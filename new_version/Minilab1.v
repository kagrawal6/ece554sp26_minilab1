==> flow/design.v <==
module Minilab0(
	input 		          		CLOCK2_50,
	input 		          		CLOCK3_50,
	input 		          		CLOCK4_50,
	input 		          		CLOCK_50,
	output	reg	     [6:0]		HEX0,
	output	reg	     [6:0]		HEX1,
	output	reg	     [6:0]		HEX2,
	output	reg	     [6:0]		HEX3,
	output	reg	     [6:0]		HEX4,
	output	reg	     [6:0]		HEX5,
	output		     [9:0]		LEDR,
	input 		     [3:0]		KEY,
	input 		     [9:0]		SW
);
localparam DATA_WIDTH = 8;
localparam DEPTH = 8;
localparam FILL = 2'd0;
localparam EXEC = 2'd1;
localparam DONE = 2'd2;
parameter HEX_0 = 7'b1000000;		 
parameter HEX_1 = 7'b1111001;		 
parameter HEX_2 = 7'b0100100;		 
parameter HEX_3 = 7'b0110000;		 
parameter HEX_4 = 7'b0011001;		 
parameter HEX_5 = 7'b0010010;		 
parameter HEX_6 = 7'b0000010;		 
parameter HEX_7 = 7'b1111000;		 
parameter HEX_8 = 7'b0000000;		 
parameter HEX_9 = 7'b0011000;		 
parameter HEX_10 = 7'b0001000;	 
parameter HEX_11 = 7'b0000011;	 
parameter HEX_12 = 7'b1000110;	 
parameter HEX_13 = 7'b0100001;	 
parameter HEX_14 = 7'b0000110;	 
parameter HEX_15 = 7'b0001110;	 
parameter OFF   = 7'b1111111;		 
reg [1:0] state;
reg [DATA_WIDTH-1:0] datain [0:1];
reg [DATA_WIDTH*3-1:0] result;
wire rst_n;
wire [1:0] rden, wren, full, empty;
wire [DATA_WIDTH-1:0] dataout [0:1];
wire [DATA_WIDTH*3-1:0] macout;
genvar i;
generate
  for (i=0; i<2; i=i+1) begin : fifo_gen
    FIFO
    #(
    .DEPTH(DEPTH),
    .DATA_WIDTH(DATA_WIDTH)
    ) input_fifo
    (
    .clk(CLOCK_50),
    .rst_n(rst_n),
    .rden(rden[i]),
    .wren(wren[i]),
    .i_data(datain[i]),
    .o_data(dataout[i]),
    .full(full[i]),
    .empty(empty[i])
    );
  end
endgenerate
MAC
#(
.DATA_WIDTH(DATA_WIDTH)
) mac
(
.clk(CLOCK_50),
.rst_n(rst_n),
.En(&rden),
.Clr(1'b0),
.Ain(dataout[0]),
.Bin(dataout[1]),
.Cout(macout)
);
assign rst_n = KEY[0];
assign wren[0] = state == FILL;
assign wren[1] = wren[0];
assign rden[0] = state == EXEC;
assign rden[1] = rden[0];
integer j;
always @(posedge CLOCK_50 or negedge rst_n) begin
  if (~rst_n) begin
    state <= FILL;
	 result <= {(DATA_WIDTH*3){1'b0}};
	 for (j=0; j<2; j=j+1) begin
	   datain[j] <= {DATA_WIDTH{1'b0}};
	 end
  end
  else begin
    case(state)
	   FILL:
		begin
		  if (full) begin
		    state <= EXEC;
		  end
		  else begin
		    datain[0] <= datain[0] + 5;
			 datain[1] <= datain[1] + 10;
		  end
	   end	
		EXEC:
		begin
		  if (empty) begin
		    state <= DONE;
		  end
		end
		DONE:
		begin
		  result <= macout;
		end
	 endcase
  end
end
always @(*) begin
  if (state == DONE & SW[0]) begin
    case(macout[3:0])
      4'd0: HEX0 = HEX_0;
	   4'd1: HEX0 = HEX_1;
	   4'd2: HEX0 = HEX_2;
	   4'd3: HEX0 = HEX_3;
	   4'd4: HEX0 = HEX_4;
	   4'd5: HEX0 = HEX_5;
	   4'd6: HEX0 = HEX_6;
	   4'd7: HEX0 = HEX_7;
	   4'd8: HEX0 = HEX_8;
	   4'd9: HEX0 = HEX_9;
	   4'd10: HEX0 = HEX_10;
	   4'd11: HEX0 = HEX_11;
	   4'd12: HEX0 = HEX_12;
	   4'd13: HEX0 = HEX_13;
	   4'd14: HEX0 = HEX_14;
	   4'd15: HEX0 = HEX_15;
    endcase
  end
  else begin
    HEX0 = OFF;
  end
end
always @(*) begin
  if (state == DONE & SW[0]) begin
    case(macout[7:4])
      4'd0: HEX1 = HEX_0;
	   4'd1: HEX1 = HEX_1;
	   4'd2: HEX1 = HEX_2;
	   4'd3: HEX1 = HEX_3;
	   4'd4: HEX1 = HEX_4;
	   4'd5: HEX1 = HEX_5;
	   4'd6: HEX1 = HEX_6;
	   4'd7: HEX1 = HEX_7;
	   4'd8: HEX1 = HEX_8;
	   4'd9: HEX1 = HEX_9;
	   4'd10: HEX1 = HEX_10;
	   4'd11: HEX1 = HEX_11;
	   4'd12: HEX1 = HEX_12;
	   4'd13: HEX1 = HEX_13;
	   4'd14: HEX1 = HEX_14;
	   4'd15: HEX1 = HEX_15;
    endcase
  end
  else begin
    HEX1 = OFF;
  end
end
always @(*) begin
  if (state == DONE & SW[0]) begin
    case(macout[11:8])
      4'd0: HEX2 = HEX_0;
	   4'd1: HEX2 = HEX_1;
	   4'd2: HEX2 = HEX_2;
	   4'd3: HEX2 = HEX_3;
	   4'd4: HEX2 = HEX_4;
	   4'd5: HEX2 = HEX_5;
	   4'd6: HEX2 = HEX_6;
	   4'd7: HEX2 = HEX_7;
	   4'd8: HEX2 = HEX_8;
	   4'd9: HEX2 = HEX_9;
	   4'd10: HEX2 = HEX_10;
	   4'd11: HEX2 = HEX_11;
	   4'd12: HEX2 = HEX_12;
	   4'd13: HEX2 = HEX_13;
	   4'd14: HEX2 = HEX_14;
	   4'd15: HEX2 = HEX_15;
    endcase
  end
  else begin
    HEX2 = OFF;
  end
end
always @(*) begin
  if (state == DONE & SW[0]) begin
    case(macout[15:12])
      4'd0: HEX3 = HEX_0;
	   4'd1: HEX3 = HEX_1;
	   4'd2: HEX3 = HEX_2;
	   4'd3: HEX3 = HEX_3;
	   4'd4: HEX3 = HEX_4;
	   4'd5: HEX3 = HEX_5;
	   4'd6: HEX3 = HEX_6;
	   4'd7: HEX3 = HEX_7;
	   4'd8: HEX3 = HEX_8;
	   4'd9: HEX3 = HEX_9;
	   4'd10: HEX3 = HEX_10;
	   4'd11: HEX3 = HEX_11;
	   4'd12: HEX3 = HEX_12;
	   4'd13: HEX3 = HEX_13;
	   4'd14: HEX3 = HEX_14;
	   4'd15: HEX3 = HEX_15;
    endcase
  end
  else begin
    HEX3 = OFF;
  end
end
always @(*) begin
  if (state == DONE & SW[0]) begin
    case(macout[19:16])
      4'd0: HEX4 = HEX_0;
	   4'd1: HEX4 = HEX_1;
	   4'd2: HEX4 = HEX_2;
	   4'd3: HEX4 = HEX_3;
	   4'd4: HEX4 = HEX_4;
	   4'd5: HEX4 = HEX_5;
	   4'd6: HEX4 = HEX_6;
	   4'd7: HEX4 = HEX_7;
	   4'd8: HEX4 = HEX_8;
	   4'd9: HEX4 = HEX_9;
	   4'd10: HEX4 = HEX_10;
	   4'd11: HEX4 = HEX_11;
	   4'd12: HEX4 = HEX_12;
	   4'd13: HEX4 = HEX_13;
	   4'd14: HEX4 = HEX_14;
	   4'd15: HEX4 = HEX_15;
    endcase
  end
  else begin
    HEX4 = OFF;
  end
end
always @(*) begin
  if (state == DONE & SW[0]) begin
    case(macout[23:20])
      4'd0: HEX5 = HEX_0;
	   4'd1: HEX5 = HEX_1;
	   4'd2: HEX5 = HEX_2;
	   4'd3: HEX5 = HEX_3;
	   4'd4: HEX5 = HEX_4;
	   4'd5: HEX5 = HEX_5;
	   4'd6: HEX5 = HEX_6;
	   4'd7: HEX5 = HEX_7;
	   4'd8: HEX5 = HEX_8;
	   4'd9: HEX5 = HEX_9;
	   4'd10: HEX5 = HEX_10;
	   4'd11: HEX5 = HEX_11;
	   4'd12: HEX5 = HEX_12;
	   4'd13: HEX5 = HEX_13;
	   4'd14: HEX5 = HEX_14;
	   4'd15: HEX5 = HEX_15;
    endcase
  end
  else begin
    HEX5 = OFF;
  end
end
assign LEDR = {{8{1'b0}}, state};
endmodule
module FIFO
#(
  parameter DEPTH=8,
  parameter DATA_WIDTH=8
)
(
  input  clk,
  input  rst_n,
  input  rden,
  input  wren,
  input  [DATA_WIDTH-1:0] i_data,
  output [DATA_WIDTH-1:0] o_data,
  output full,
  output empty
);
  localparam ADDR_WIDTH = $clog2(DEPTH);
  reg [DATA_WIDTH-1:0] mem [0:DEPTH-1];
  reg [ADDR_WIDTH-1:0] rd_ptr;
  reg [ADDR_WIDTH-1:0] wr_ptr;
  reg [ADDR_WIDTH:0] count;
  assign full  = (count == DEPTH);
  assign empty = (count == 0);
  assign o_data = mem[rd_ptr];
  always @(posedge clk or negedge rst_n) begin
    if (~rst_n) begin
      wr_ptr <= {ADDR_WIDTH{1'b0}};
    end
    else if (wren && !full) begin
      mem[wr_ptr] <= i_data;
      wr_ptr <= wr_ptr + 1'b1;
    end
  end
  always @(posedge clk or negedge rst_n) begin
    if (~rst_n) begin
      rd_ptr <= {ADDR_WIDTH{1'b0}};
    end
    else if (rden && !empty) begin
      rd_ptr <= rd_ptr + 1'b1;
    end
  end
  always @(posedge clk or negedge rst_n) begin
    if (~rst_n) begin
      count <= {(ADDR_WIDTH+1){1'b0}};
    end
    else begin
      case ({wren && !full, rden && !empty})
        2'b10:   count <= count + 1'b1;   
        2'b01:   count <= count - 1'b1;   
        default: count <= count;           
      endcase
    end
  end
endmodule
module MAC #
(
  parameter DATA_WIDTH = 8
)
(
  input clk,
  input rst_n,
  input En,
  input Clr,
  input [DATA_WIDTH-1:0] Ain,
  input [DATA_WIDTH-1:0] Bin,
  output [DATA_WIDTH*3-1:0] Cout
);
  reg [DATA_WIDTH*3-1:0] accumulator;
  wire [DATA_WIDTH*2-1:0] product;
  assign product = Ain * Bin;
  assign Cout = accumulator;
  always @(posedge clk or negedge rst_n) begin
    if (~rst_n) begin
      accumulator <= {(DATA_WIDTH*3){1'b0}};
    end
    else if (Clr) begin
      accumulator <= {(DATA_WIDTH*3){1'b0}};
    end
    else if (En) begin
      accumulator <= accumulator + product;
    end
  end
endmodule
Step by step through the tools: Minilab0

What the tools print for Minilab0, step after step.
Lines are those of the file above, counted from 1.
Operators carry their Yosys type and port widths (W data, S select, Z words).
Library cell names are shortened.
The mark -- stands for no value.

Top: Minilab0
Clock port: CLOCK_50
Standard-cell library: sky130hd
Timing corner: tt_025C_1v80

Word level

Counts by Yosys on the flattened word-level netlist (proc, flatten, opt, wreduce). Print and check cells are left out. Cells with the same type and inputs are merged into one.
Yosys's memory passes give these memory sizes; they may raise the number of words (mostly to a power of two), join words into wider ones and drop unused or constant bits.

Equal/unequal tests: 38
Mux-type cells: 13
Bitwise gates (word level): 2
$add $sub $neg: 11
Reduce/logical cells: 38
Multipliers: 1

Operators with widths:

| cell                  | count |
| $mul A8 B8 Y16        | 1 |
| $pmux W8 S8           | 2 |
| $reduce_and A3 Y1     | 17 |
| $eq A3 B3 Y1 const B  | 16 |
| $mux W7               | 6 |
| $add A24 B16 Y24      | 1 |
| $eq A3 B2 Y1 const B  | 8 |
| $pmux W4 S2           | 2 |
| $add A3 B1 Y3 const B | 4 |
| $eq A3 B1 Y1 const B  | 4 |
| $logic_not A3 Y1      | 4 |
| $reduce_bool A2 Y1    | 5 |
| $add A4 B1 Y4 const B | 2 |
| $sub A4 B1 Y4 const B | 2 |
| $eq A4 B4 Y1 const B  | 2 |
| $logic_not A4 Y1      | 2 |
| $add A8 B3 Y8 const B | 1 |
| $add A8 B4 Y8 const B | 1 |
| $eq A2 B1 Y1 const B  | 3 |
| $eq A2 B2 Y1 const B  | 3 |
| $logic_and A1 B1 Y1   | 4 |
| $logic_not A1 Y1      | 4 |
| $ne A2 B2 Y1 const B  | 2 |
| $pmux W2 S2           | 1 |
| $mux W2               | 2 |
| $logic_not A2 Y1      | 1 |
| $reduce_and A2 Y1     | 1 |
| $and A1 B1 Y1         | 1 |
| $not A1 Y1            | 1 |

Word-level cells: 135
Register bits after elaboration: 190
Memory cells: 6
Input bits: 18
Output and inout bits: 52
ROM bits: 672

Memory list:

| name             | depth | bits a word | read ports | wr ports | line | source |
| (name not given) | 16    | 7           | 1          | 0        | 244  | `case(macout[23:20])` |
| (name not given) | 16    | 7           | 1          | 0        | 219  | `case(macout[19:16])` |
| (name not given) | 16    | 7           | 1          | 0        | 194  | `case(macout[15:12])` |
| (name not given) | 16    | 7           | 1          | 0        | 169  | `case(macout[11:8])` |
| (name not given) | 16    | 7           | 1          | 0        | 144  | `case(macout[7:4])` |
| (name not given) | 16    | 7           | 1          | 0        | 119  | `case(macout[3:0])` |

Longest topological paths

Depth = most cells in a row (Yosys ltp): at word level without a register or memory, in the mapped netlist without a sequential cell, where the memories' decode and read muxes count.

Depth after elaboration: 5
ABC_AREA: 0
Depth in mapped cells: 24
Mapped depth without buffers: 21

Netlist

The flow's flattened synthesis, as Yosys stat reports it; memories are mapped. The netlist is that of the ABC_AREA named above (0 if unset); the other value can give another one.
Totals and module areas in this step are rounded.

Sequential part of the area: 5100 um^2
Mapped area: 11000 um^2
Buffer cells: 44
Mapped flip-flops: 180
Standard cells after synthesis: 1027

Cells by type:

| type     | count | total area (um^2) |
| edfxtp_1 | 120   | 3.6E+03 |
| dfrtp_1  | 60    | 1501.44 |
| ha_1     | 101   | 1.26E+03 |
| fa_1     | 45    | 900.864 |
| inv_1    | 110   | 412.896 |
| nor2_1   | 82    | 307.795 |
| nand2_1  | 77    | 289.027 |
| o21ai_0  | 44    | 220.211 |
| a21oi_1  | 36    | 180.173 |
| xor2_1   | 19    | 166.41 |
| o211ai_1 | 21    | 157.651 |
| o311ai_0 | 17    | 148.893 |
| xnor2_1  | 17    | 148.893 |
| a222oi_1 | 13    | 130.125 |
| a21o_1   | 17    | 127.622 |
| and3_1   | 19    | 118.864 |
| mux2_2   | 9     | 101.347 |
| nand3_1  | 20    | 100.096 |

Other cell types: 52; their cells: 200.
By module: a second synthesis without flattening, with its own total; a netlist apart from the flattened one above.

Cell total of the unflattened synthesis: 1158
Area (unflattened synthesis): 13000 um^2

Rows give one instance, submodules left out.

Modules:

| module             | times used | seq. area (um^2) | cells | area (um^2) |
| FIFO               | 2          | 2200             | 208   | 3200 |
| MAC (DATA_WIDTH=8) | 1          | 600              | 455   | 4000 |
| Minilab0           | 1          | 430              | 287   | 2400 |

Path before layout

Path of least setup slack by OpenSTA after synthesis, without wires, with an ideal clock, recovery checks aside; 20% of the period is set as input and as output delay. Where synthesis merged equal registers, the netlist keeps one of their names.

Kind: reg-to-reg
From: register fifo_gen[0].input_fifo.rd_ptr[2]
To: register mac.accumulator[13]
Time at the first pin: 0.000 ns
Path delay: 5.713 ns
Path buffers: 3
Stages on the path: 24
Setup time: 0.140 ns
Required time: 5.130 ns
Period: 5.27 ns
Setup slack: -0.444 ns
Arrival: 5.573 ns
Period reached after synthesis: 5.714 ns

"path delay" is the arrival time less input delay plus setup time.
"stages on the path" counts driving pins, that of a launching flip-flop among them; a cell with two outputs on the path counts twice.
"period reached after synthesis" = period - worst setup slack (recovery checks aside). The figure is calculated, with input and output delays left at 20% of the set period.
Between the ends stands the longest chain of elaborated cells between them, by number of cells; it is not shown to be the way that was timed. Of several equally long chains one is given.
Each line given opens the expression or statement behind the cell; cells for indexed reads and writes are added by Yosys, which also makes memories of some case tables.
A register here has more assigning lines than the two given.

Cells stage by stage: dfrtp_1 > clkbuf_1 > inv_1 > ha_1 > buf_2 > nor4_4 > nand2_2 > buf_4 > o21ai_1 > nor2_1 > fa_1 > inv_1 > fa_1 > inv_1 > fa_1 > inv_1 > fa_1 > inv_1 > ha_1 > o211ai_1 > o21ai_1 > a31o_2 > a2111oi_0 > a211oi_1
Cells in the longest elaborated chain: 4
Elaborated cells on any way between the ends: 11
Source lines of those cells: 3
Classes of those cells: add/sub (1); mul (1); eq/ne (7); mux (1); reduce/logical (1)

RTL lines, path after synthesis:

| what               | line | source |
| start: declaration | 286  | `reg [ADDR_WIDTH-1:0] rd_ptr;` |
| start: assignment  | 303  | `rd_ptr <= {ADDR_WIDTH{1'b0}};` |
| start: assignment  | 306  | `rd_ptr <= rd_ptr + 1'b1;` |
| $eq A3 B3 Y1       | 291  | `assign o_data = mem[rd_ptr];` |
| $pmux W8 S8        | 291  |  |
| $mul A8 B8 Y16     | 337  |  |
| $add A24 B16 Y24   | 347  |  |
| end: assignment    | 344  | `accumulator <= {(DATA_WIDTH*3){1'b0}};` |
| end: assignment    | 347  |  |
| end: declaration   | 335  | `reg [DATA_WIDTH*3-1:0] accumulator;` |

Path in the finished layout

Path of least setup slack in the final report of record 1 (OpenROAD, finished layout, wires in). Where an end is a register, its clock arrival counts in the times.

Kind: reg-to-reg
From: register fifo_gen[0].input_fifo.rd_ptr[0]
To: register mac.accumulator[10]
Required time: 6.03 ns
Stages on the path: 25
Period: 5.73 ns
Time at the first pin: 0.44 ns
Arrival: 6.53 ns
Setup slack: -0.49 ns
Setup time: 0.14 ns
Path buffers: 4

Between the ends stands the longest chain of elaborated cells between them, by number of cells; it is not shown to be the way that was timed. Of several equally long chains one is given.
A register here has more assigning lines than the two given.

Cells stage by stage: dfrtp_2 > ha_4 > ha_4 > buf_4 > buf_4 > a22o_1 > a31oi_1 > nand4_1 > o21ai_4 > or2_1 > fa_2 > fa_2 > inv_2 > fa_1 > inv_1 > fa_1 > inv_2 > ha_4 > buf_6 > o21a_1 > o31a_1 > buf_6 > nor2_1 > nor2_1 > o31ai_2
Cells in the longest elaborated chain: 4
Elaborated cells on any way between the ends: 11
Source lines of those cells: 3
Classes of those cells: add/sub (1); mul (1); eq/ne (7); mux (1); reduce/logical (1)

RTL lines, path after layout:

| what               | line | source |
| start: declaration | 286  | `reg [ADDR_WIDTH-1:0] rd_ptr;` |
| start: assignment  | 303  | `rd_ptr <= {ADDR_WIDTH{1'b0}};` |
| start: assignment  | 306  | `rd_ptr <= rd_ptr + 1'b1;` |
| $eq A3 B3 Y1       | 291  | `assign o_data = mem[rd_ptr];` |
| $pmux W8 S8        | 291  |  |
| $mul A8 B8 Y16     | 337  |  |
| $add A24 B16 Y24   | 347  |  |
| end: assignment    | 344  | `accumulator <= {(DATA_WIDTH*3){1'b0}};` |
| end: assignment    | 347  |  |
| end: declaration   | 335  | `reg [DATA_WIDTH*3-1:0] accumulator;` |

Add stored flow runs of Minilab0

2 stored runs of Minilab0 in the flow (synthesis by Yosys, layout by OpenROAD, sky130hd cells), in arbitrary order. Constraints: input delay and output delay 20% of the set period each, output load 0.01 pF.
"period achieved" means the clock period less the worst setup slack. The figure is calculated, with input and output delays left at 20% of the set period.
"time of the worst setup path" is the time allowed to the run's worst setup path (the clock period less input and output delay, where it has them) less its slack. Clock arrival times count: a late capture clock shortens it, a late launch clock lengthens it.
"power" rests on the timing tool's default activity at the inputs, not on a simulated workload.
Measured values are rounded.
A setting shown as -- is not set for that run.

| setting or result                      | record 1   | record 2   |
| period_ns                              | 5.73       | 5.86       |
| CORE_UTILIZATION                       | 30         | 45         |
| SETUP_SLACK_MARGIN                     | 1.67       | 1.4        |
| PLACE_DENSITY                          | 0.9        | --         |
| CELL_PAD_IN_SITES_DETAIL_PLACEMENT     | 1          | --         |
| CTS_CLUSTER_DIAMETER                   | 112        | 251        |
| CAP_MARGIN                             | 25         | 20         |
| CORE_MARGIN                            | 2          | 10         |
| SLEW_MARGIN                            | 20         | 35         |
| PLACE_DENSITY_LB_ADDON                 | --         | 0.0        |
| TNS_END_PERCENT                        | --         | 80         |
| GPL_ROUTABILITY_DRIVEN                 | --         | 0          |
| CTS_CLUSTER_SIZE                       | --         | 45         |
| MAX_ROUTING_LAYER                      | --         | met5       |
| period achieved (ns)                   | 6.225      | 5.475      |
| total negative setup slack (ns)        | -3.3       | 0.000      |
| worst setup slack after layout (ns)    | -0.49      | 0.39       |
| utilization in the final report        | 0.38       | 0.57       |
| die outline area (um^2)                | 39000      | 32000      |
| lowest hold slack (ns)                 | 0.51       | 0.50       |
| time of the worst setup path (ns)      | 6.22       | 5.47       |
| critical path kind                     | reg-to-reg | reg-to-reg |
| power (mW)                             | 2.7        | 2.5        |
| standard-cell area after layout (um^2) | 14000      | 14000      |
| cell area after synthesis (um^2)       | 11000      | 11000      |
