==> flow/design.v <==
module data_fetcher (
    input  logic        clk,
    input  logic        rst_n,
    input  logic        start,           
    output logic [31:0] mem_address,
    output logic        mem_read,
    input  logic [63:0] mem_readdata,
    input  logic        mem_readdatavalid,
    input  logic        mem_waitrequest,
    output logic [7:0]  fifo_data,       
    output logic [3:0]  fifo_sel,        
    output logic        fifo_wren,       
    output logic        done             
);
    typedef enum logic [2:0] {
        IDLE,
        READ_REQ,
        WAIT_DATA,
        WRITE_FIFO,
        FETCH_DONE
    } state_t;
    state_t state;
    logic [3:0]  row_cnt;       
    logic [2:0]  byte_cnt;      
    logic [63:0] row_data;      
    always_ff @(posedge clk or negedge rst_n) begin
        if (~rst_n) begin
            state    <= IDLE;
            row_cnt  <= 4'd0;
            byte_cnt <= 3'd0;
            row_data <= 64'd0;
        end
        else begin
            case (state)
                IDLE: begin
                    if (start) begin
                        row_cnt  <= 4'd0;
                        byte_cnt <= 3'd0;
                        state    <= READ_REQ;
                    end
                end
                READ_REQ: begin
                    state <= WAIT_DATA;
                end
                WAIT_DATA: begin
                    if (mem_readdatavalid) begin
                        row_data <= mem_readdata;
                        byte_cnt <= 3'd0;
                        state    <= WRITE_FIFO;
                    end
                end
                WRITE_FIFO: begin
                    if (byte_cnt == 3'd7) begin
                        if (row_cnt == 4'd8) begin
                            state <= FETCH_DONE;    
                        end
                        else begin
                            row_cnt <= row_cnt + 4'd1;
                            state   <= READ_REQ;    
                        end
                    end
                    else begin
                        byte_cnt <= byte_cnt + 3'd1;
                    end
                end
                FETCH_DONE: begin
                end
                default: state <= IDLE;
            endcase
        end
    end
    assign mem_address = {28'd0, row_cnt};
    assign mem_read    = (state == READ_REQ);
    assign fifo_sel  = row_cnt;
    assign fifo_wren = (state == WRITE_FIFO);
    assign fifo_data = row_data[(7 - byte_cnt) * 8 +: 8];
    assign done = (state == FETCH_DONE);
endmodule
Reports on data_fetcher
Tool output for the design above, in the order of the flow.
Lines are those of the file above, counted from 1.
Operators: Yosys type, input widths -> output width; for muxes data width and select width s.
Library cell names are shortened.
The mark n/a stands for no value.

inputs
  design top = data_fetcher
  clock input = clk
  standard-cell library = sky130hd
  corner = tt_025C_1v80

Word-level counts
Source: Yosys, flattened and elaborated, memories not mapped. Widths are those after wreduce. Registers that Yosys merges into a memory's read port (data or address) are not register bits. Print and check cells do not count. Equal cells are merged and count once.

bit counts
  bits in registers = 74
  input port bits = 69

operators by class
  add/sub/neg operators = 3
  equality and inequality tests = 11
  shifts and indexed selects = 1
  mux-type cells = 13
  bitwise logic cells = 1
  reduce/logical cells = 7

operators by type and width
  kind                 number
  $shiftx 64x7->8      1
  $mux 3               7
  $pmux 3 s5           1
  $reduce_and 4->1     3
  $mux 4               3
  $ne 2x2->1 const B   5
  $pmux 3 s3           1
  $pmux 4 s2           1
  $eq 3x2->1 const B   2
  $eq 3x3->1 const B   2
  $sub 3x3->4 const A  1
  $add 4x1->4 const B  1
  $eq 4x4->1 const B   1
  $add 3x1->3 const B  1
  $eq 3x1->1 const B   1
  $logic_not 3->1      1
  $reduce_bool 3->1    1
  $reduce_and 2->1     1
  $reduce_bool 2->1    1
  $not 1->1            1

Depth
Longest topological path by Yosys (ltp), each cell counted once; first at word level (registers and memories cut), then after technology mapping (sequential cells cut; the memories' decode and read muxes count).

logic depth
  depth in word-level cells = 4
  ABC_AREA = 0
  gate-level depth with buffers = 6
  depth with buffers taken out = 5

After synthesis
Source: synth_stat.txt of the flow (Yosys; design flattened, memories mapped). It holds for the ABC_AREA given above (unset counts as 0); a run with the other value may have another netlist.

synthesis totals
  cells in the netlist = 257
  synthesis area = 3783.6 um2
  sequential area = 1903.1 um2
  flip-flops = 76
  buffer cells = 46

cells by type
  type      number
  dfrtp_1   75
  mux2_2    66
  buf_4     32
  mux4_1    9
  mux4_2    7
  mux2_4    7
  ha_1      5
  buf_2     8
  dfstp_2   1
  nand2_1   7
  nand2b_1  4
  buf_12    1
  mux2i_1   2
  nand4_1   3
  clkbuf_1  4
  inv_1     4
  o21ai_0   3
  buf_6     1

Other cell types: 17; their cells: 18.

Worst setup path after synthesis
Source: OpenSTA report_checks on the synthesized netlist (no wires, ideal clock, input and output delay 20% of the period each), path of least setup slack; recovery checks are left aside. Register names are those of the netlist, which keeps one name where synthesis merged equal registers.

timing path post-synthesis
  path type = register -> output
  start = register byte_cnt[1]
  end = output port fifo_data[0]
  period = 1.94 ns
  arrival = 1.375 ns
  data required time = 1.552 ns
  setup slack = 0.177 ns
  path delay = 1.375 ns
  driving pins on the path = 5
  buffers on the path = 2
  period reached after synthesis = 1.763 ns

"path delay" is the arrival time less input delay plus setup time.
At an output port there is no setup time.
"driving pins on the path" counts driving pins, that of a launching flip-flop among them; a cell with two outputs on the path counts twice.
"period reached after synthesis" = period - worst setup slack (recovery checks aside). The figure is calculated, with input and output delays left at 20% of the set period.
Between the ends stands the longest chain of elaborated cells between them, by number of cells; it is not shown to be the way that was timed. Of several equally long chains one is given.
Each line given opens the expression or statement behind the cell; cells for indexed reads and writes are added by Yosys, which also makes memories of some case tables.
At most two assigning lines are given for a register; there are more.

on the way, post-synthesis
  cell sequence = dfrtp_1 > buf_6 > buf_12 > mux4_2 > mux2_4
  cells in the longest elaborated chain = 2

ends and longest elaborated chain, post-synthesis
  element          line  source
  from (decl)      24    logic [2:0]  byte_cnt;
  from (assign)    30    byte_cnt <= 3'd0;
  from (assign)    63    byte_cnt <= byte_cnt + 3'd1;
  $sub 3x3->4      76    assign fifo_data = row_data[(7 - byte_cnt) * 8 +: 8];
  $shiftx 64x7->8  76
  to (decl)        10    output logic [7:0]  fifo_data,

2 stored runs of data_fetcher in the flow (synthesis by Yosys, layout by OpenROAD, sky130hd cells), in arbitrary order. Constraints: input delay and output delay 20% of the set period each, output load 0.01 pF.
A setting shown as - is not set for that run.

name                                record 1  record 2
period_ns                           1.87      1.13
CORE_UTILIZATION                    54        63
SETUP_SLACK_MARGIN                  0.02      -
PLACE_DENSITY_LB_ADDON              0.21      0.07
CELL_PAD_IN_SITES_DETAIL_PLACEMENT  2         2
TNS_END_PERCENT                     95        -
CTS_CLUSTER_DIAMETER                231       -
CAP_MARGIN                          20        20
CORE_MARGIN                         2         2
SLEW_MARGIN                         20        20
CORE_ASPECT_RATIO                   -         1.06
GPL_TIMING_DRIVEN                   -         0
CTS_CLUSTER_SIZE                    -         35
MAX_ROUTING_LAYER                   -         met4

Record 1: unfinished; error DPL-0033 in placement
Record 2: unfinished; tool error in placement
